==> flow/design.v <==
module ps2_keyboard(clk, clrn, ps2_clk,ps2_data,data, ready, nextdata_n, overflow);
	input clk,clrn,ps2_clk,ps2_data;
	input nextdata_n;
	output [7:0] data;
	output reg ready;
	output reg overflow;  
	reg [9:0] buffer;  
	reg [7:0] fifo[7:0];  
	reg [2:0] w_ptr,r_ptr;  
	reg [3:0] count;  
	reg [2:0] ps2_clk_sync;
	always @(posedge clk) begin
		ps2_clk_sync <= {ps2_clk_sync[1:0],ps2_clk};
	end
	wire sampling = ps2_clk_sync[2] & ~ps2_clk_sync[1];
	always @(posedge clk) begin
		if (clrn == 0) begin  
			count <= 0; w_ptr <= 0; r_ptr <= 0;
			overflow <= 0; ready<= 0;
		end else if (sampling) begin
		if (count == 4'd10) begin
			if ((buffer[0] == 0) &&  
				(ps2_data) &&  
				(^buffer[9:1])) begin  
				fifo[w_ptr] <= buffer[8:1];  
				w_ptr <= w_ptr+3'b1;
				ready <= 1'b1;
				overflow <= overflow | (r_ptr == (w_ptr + 3'b1));
			end
			count <= 0;  
		end else begin
			buffer[count] <= ps2_data;  
			count <= count + 3'b1;
		end
	end
	if ( ready ) begin  
		if(nextdata_n == 1'b0) begin  
			r_ptr <= r_ptr + 3'b1;
			if(w_ptr==(r_ptr+1'b1))  
				ready <= 1'b0;
			end
		end
	end
	assign data = fifo[r_ptr];  
endmodule
Step by step through the tools: ps2_keyboard
What the tools print for ps2_keyboard, step after step.
Line numbers count from 1 in the design file above.
Operators carry their Yosys type and port widths (W data, S select, Z words).
Library cell names are shortened.
{"block": "setup", "design": "ps2_keyboard", "clock_port": "clk", "lib": "sky130hd", "pvt_corner": "tt_025C_1v80"}

After elaboration
Source: Yosys, flattened and elaborated, memories not mapped. Widths are those after wreduce. Print and check cells do not count.
Yosys's memory passes give these memory sizes; they may raise the number of words (mostly to a power of two), join words into wider ones and drop unused or constant bits.
{"block": "bits", "inputBits": 5, "memories": 1, "clocked_rd_ports_x_width": 8, "ramBits": 64, "register_bits": 25, "out_inout_bits": 10, "wordCells": 54}
{"block": "mem_list", "memory": "fifo", "size": 8, "word_bits": 8, "rd": 1, "write_ports": 1, "line_no": 8, "rtl": "reg [7:0] fifo[7:0];"}
{"block": "op_classes", "reduce_logical": 5, "add_sub_neg": 5, "n_logic": 8, "muxes": 23, "n_shift": 2, "equal": 3}
{"block": "op_table", "op": "$mux W8", "count": 4}
{"block": "op_table", "op": "$mux W3", "count": 7}
{"block": "op_table", "op": "$mux W1", "count": 11}
{"block": "op_table", "op": "$shift A1 B5 Y10", "count": 1}
{"block": "op_table", "op": "$shift A1 B5 Y10 const A", "count": 1}
{"block": "op_table", "op": "$and A10 B10 Y10", "count": 1}
{"block": "op_table", "op": "$or A10 B10 Y10", "count": 1}
{"block": "op_table", "op": "$not A10 Y10", "count": 1}
{"block": "op_table", "op": "$add A3 B1 Y3 const B", "count": 3}
{"block": "op_table", "op": "$reduce_xor A9 Y1", "count": 1}
{"block": "op_table", "op": "$eq A3 B3 Y1", "count": 2}
{"block": "op_table", "op": "$reduce_and A3 Y1", "count": 2}
{"block": "op_table", "op": "$neg A4 Y5", "count": 1}
{"block": "op_table", "op": "$add A4 B1 Y4 const B", "count": 1}
{"block": "op_table", "op": "$eq A4 B4 Y1 const B", "count": 1}
{"block": "op_table", "op": "$mux W4", "count": 1}
{"block": "op_table", "op": "$not A1 Y1", "count": 3}
{"block": "op_table", "op": "$logic_and A1 B1 Y1", "count": 2}
{"block": "op_table", "op": "$and A1 B1 Y1", "count": 1}
{"block": "op_table", "op": "$or A1 B1 Y1", "count": 1}

Longest topological paths
Yosys ltp: most cells in a row. Word level: on the elaborated netlist, between registers, memories and ports. Mapped: between sequential cells and ports; inverters and the memories' decode and read muxes count.
{"block": "depth", "word_depth": 10, "abc_area": 0, "mapped_depth": 7, "mapped_depth_nobuf": 7}

After synthesis
The flow's flattened synthesis, as Yosys stat reports it; memories are mapped. The netlist is that of the ABC_AREA named above (0 if unset); the other value can give another one.
The area totals of this step are shown rounded.
{"block": "mapped", "cells": 243, "flip_flops": 89, "mapped_area_um2": 3800, "seq_area_um2": 2500, "n_buf": 9}
{"block": "types", "type": "edfxtp_1", "count": 74, "area_total_um2": 2.22E+03}
{"block": "types", "type": "mux4_2", "count": 16, "area_total_um2": 360.346}
{"block": "types", "type": "dfxtp_1", "count": 15, "area_total_um2": 300.288}
{"block": "types", "type": "mux2_2", "count": 11, "area_total_um2": 123.869}
{"block": "types", "type": "ha_1", "count": 7, "area_total_um2": 87.584}
{"block": "types", "type": "nand2_1", "count": 19, "area_total_um2": 71.318}
{"block": "types", "type": "xor2_1", "count": 8, "area_total_um2": 70.067}
{"block": "types", "type": "a22o_1", "count": 7, "area_total_um2": 61.309}
{"block": "types", "type": "nor3_2", "count": 4, "area_total_um2": 40.038}
{"block": "types", "type": "nor2_1", "count": 10, "area_total_um2": 37.536}
{"block": "types", "type": "nand3_1", "count": 7, "area_total_um2": 35.034}
{"block": "types", "type": "nand2b_1", "count": 5, "area_total_um2": 31.28}
{"block": "types", "type": "a21oi_1", "count": 6, "area_total_um2": 30.029}
{"block": "types", "type": "o21ai_0", "count": 6, "area_total_um2": 30.029}
{"block": "types", "type": "xnor2_1", "count": 3, "area_total_um2": 26.275}
{"block": "types", "type": "nor2b_1", "count": 4, "area_total_um2": 25.024}
{"block": "types", "type": "xor3_1", "count": 1, "area_total_um2": 23.773}
{"block": "types", "type": "mux2i_4", "count": 1, "area_total_um2": 22.522}
Other cell types: 20; their cells: 39.

Worst setup path after synthesis
Path of least setup slack by OpenSTA after synthesis, without wires, with an ideal clock, recovery checks aside; 20% of the period is set as input and as output delay. Where synthesis merged equal registers, the netlist keeps one of their names.
{"block": "synth_path", "path_type": "register -> register", "start": "register buffer[8]", "end": "memory fifo[2][0]", "clock_period_ps": 3120, "delay_ps": 2713, "driving_pins": 6, "t_required_ps": 2737, "setup_time_ps": 383, "path_buffers": 0, "setup_slack_ps": 407, "t_first_pin_ps": 0, "arrival_time_ps": 2330, "period_less_setup_slack_ps": 2713}
"delay_ps" is the arrival time less input delay plus setup time.
"driving_pins" counts driving pins, that of a launching flip-flop among them; a cell with two outputs on the path counts twice.
"period_less_setup_slack_ps" is the clock period less the worst setup slack; recovery checks do not enter. This is arithmetic on one report: input and output delays are still those of the set period (20% each).
Between the ends stands the longest chain of elaborated cells between them, by number of cells; it is not shown to be the way that was timed. Of several equally long chains one is given.
Each line given opens the expression or statement behind the cell; cells for indexed reads and writes are added by Yosys, which also makes memories of some case tables.
The path ends at the enable pin of a flip-flop; only ways to that pin are counted.
{"block": "synth_via", "cell_sequence": "edfxtp_1 > xor3_1 > or4b_1 > mux2i_4 > nand2_2 > nor3_1", "elab_chain_cells": 6, "cone_cells": 10, "lines_between": 5, "classes_between": "8 x mux; 2 x reduce/logical"}
{"block": "synth_lines", "item": "start: declaration", "line_no": 7, "rtl": "reg [9:0] buffer;"}
{"block": "synth_lines", "item": "start: assignment", "line_no": 32, "rtl": "buffer[count] <= ps2_data;"}
{"block": "synth_lines", "item": "$reduce_xor A9 Y1", "line_no": 24, "rtl": "(^buffer[9:1])) begin"}
{"block": "synth_lines", "item": "$logic_and A1 B1 Y1", "line_no": 22, "rtl": "if ((buffer[0] == 0) &&"}
{"block": "synth_lines", "item": "$mux W3", "line_no": 22}
{"block": "synth_lines", "item": "$mux W3", "line_no": 21, "rtl": "if (count == 4'd10) begin"}
{"block": "synth_lines", "item": "$mux W3", "line_no": 20, "rtl": "end else if (sampling) begin"}
{"block": "synth_lines", "item": "$mux W3", "line_no": 17, "rtl": "if (clrn == 0) begin"}
{"block": "synth_lines", "item": "end: declaration", "line_no": 8, "rtl": "reg [7:0] fifo[7:0];"}

Path in the finished layout
Path of least setup slack in the final report of job 1 (OpenROAD, finished layout, wires in). Where an end is a register, its clock arrival counts in the times.
The report prints the path's times to 10 ps; the period is as set.
{"block": "layout_path", "path_type": "register -> output", "start": "register (no name shown)", "end": "output port data[1]", "out_delay_ps": 380, "clock_period_ps": 1900, "setup_slack_ps": -390, "arrival_time_ps": 1910, "path_buffers": 3, "t_required_ps": 1520, "driving_pins": 6, "t_first_pin_ps": 330}
{"block": "layout_via", "cell_sequence": "dfxtp_4 > buf_12 > buf_16 > mux4_2 > mux2_4 > buf_6"}
{"block": "layout_lines", "item": "end: declaration", "line_no": 4, "rtl": "output [7:0] data;"}
Chain of elaborated cells between the ends: none given.

Data sheet: physical implementation of ps2_keyboard

Record of 2 stored runs of the RTL-to-layout flow on ps2_keyboard, platform sky130hd. The runs are unordered. Constraints: input delay and output delay 20% of the set period each, output load 0.01 pF.
"achieved_period_ps" = clock period - worst setup slack. The figure is calculated, with input and output delays left at 20% of the set period.
"worst_path_allowed_less_slack_ps": the worst setup path's part of the clock period (all of it between registers, 20% less for each end at a port) less its slack. A launch clock that arrives late makes it longer, a capture clock that arrives late makes it shorter.
"power_mw": no workload was simulated; the value follows from the tool's default switching activity.
"worst_path_allowed_less_slack_ps" is given in steps of 10 ps.
Results are given in rounded form.

Job 1
==> flow/run.sh <==
#!/bin/bash
# the make line also repeats the synthesis and layout settings of config.mk as NAME=value (left out here)
make -C /OpenROAD-flow-scripts/flow DESIGN_CONFIG=/design/flow/config.mk WORK_HOME=/design/flow/orfs CLKGATE_MAP_FILE= finish
==> flow/config.mk <==
export PLATFORM = sky130hd
export DESIGN_NAME = ps2_keyboard
export DESIGN_NICKNAME = ps2_keyboard
export VERILOG_FILES = /design/flow/design.v
export SDC_FILE = /design/flow/constraint.sdc
export NUM_CORES = 4
export LEC_CHECK = 0
export CAP_MARGIN = 20
export CORE_ASPECT_RATIO = 1.61
export CORE_MARGIN = 2
export CORE_UTILIZATION = 32
export CTS_CLUSTER_SIZE = 18
export GPL_TIMING_DRIVEN = 1
export MIN_ROUTING_LAYER = met1
export PLACE_DENSITY = 0.46
export SLEW_MARGIN = 20
export TNS_END_PERCENT = 15
==> flow/constraint.sdc <==
create_clock -name core_clock -period 1.9 [get_ports {clk}]
set_input_delay 0.3800 -clock core_clock [delete_from_list [all_inputs] [get_ports {clk}]]
set_output_delay 0.3800 -clock core_clock [all_outputs]
set_load 0.01 [all_outputs]

==> results of job 1, as JSON <==
{
  "hold_worst_slack_ps": 330,
  "ys_area_um2": 3800,
  "worst_path_allowed_less_slack_ps": 1910,
  "path_kind": "register -> output",
  "final_util_frac": 0.44,
  "post_route_stdcell_area_um2": 5200,
  "tns_setup_ps": -24000,
  "power_mw": 4.0,
  "die_area_um2": 13000,
  "achieved_period_ps": 2286,
  "fin_ws_ps": -390
}

Job 2
==> flow/run.sh <==
#!/bin/bash
# the make line also repeats the synthesis and layout settings of config.mk as NAME=value (left out here)
make -C /OpenROAD-flow-scripts/flow DESIGN_CONFIG=/design/flow/config.mk WORK_HOME=/design/flow/orfs CLKGATE_MAP_FILE= finish
==> flow/config.mk <==
export PLATFORM = sky130hd
export DESIGN_NAME = ps2_keyboard
export DESIGN_NICKNAME = ps2_keyboard
export VERILOG_FILES = /design/flow/design.v
export SDC_FILE = /design/flow/constraint.sdc
export NUM_CORES = 4
export LEC_CHECK = 0
export ABC_AREA = 0
export CAP_MARGIN = 20
export CELL_PAD_IN_SITES_DETAIL_PLACEMENT = 2
export CELL_PAD_IN_SITES_GLOBAL_PLACEMENT = 3
export CORE_MARGIN = 2
export CORE_UTILIZATION = 60
export GPL_ROUTABILITY_DRIVEN = 1
export PLACE_DENSITY = 0.65
export SETUP_SLACK_MARGIN = 0.31
export SLEW_MARGIN = 20
export TNS_END_PERCENT = 45
==> flow/constraint.sdc <==
create_clock -name core_clock -period 4.5 [get_ports {clk}]
set_input_delay 0.9000 -clock core_clock [delete_from_list [all_inputs] [get_ports {clk}]]
set_output_delay 0.9000 -clock core_clock [all_outputs]
set_load 0.01 [all_outputs]

==> results of job 2, as JSON <==
{
  "outcome": "no final report: placement broke off with GPL-0301"
}
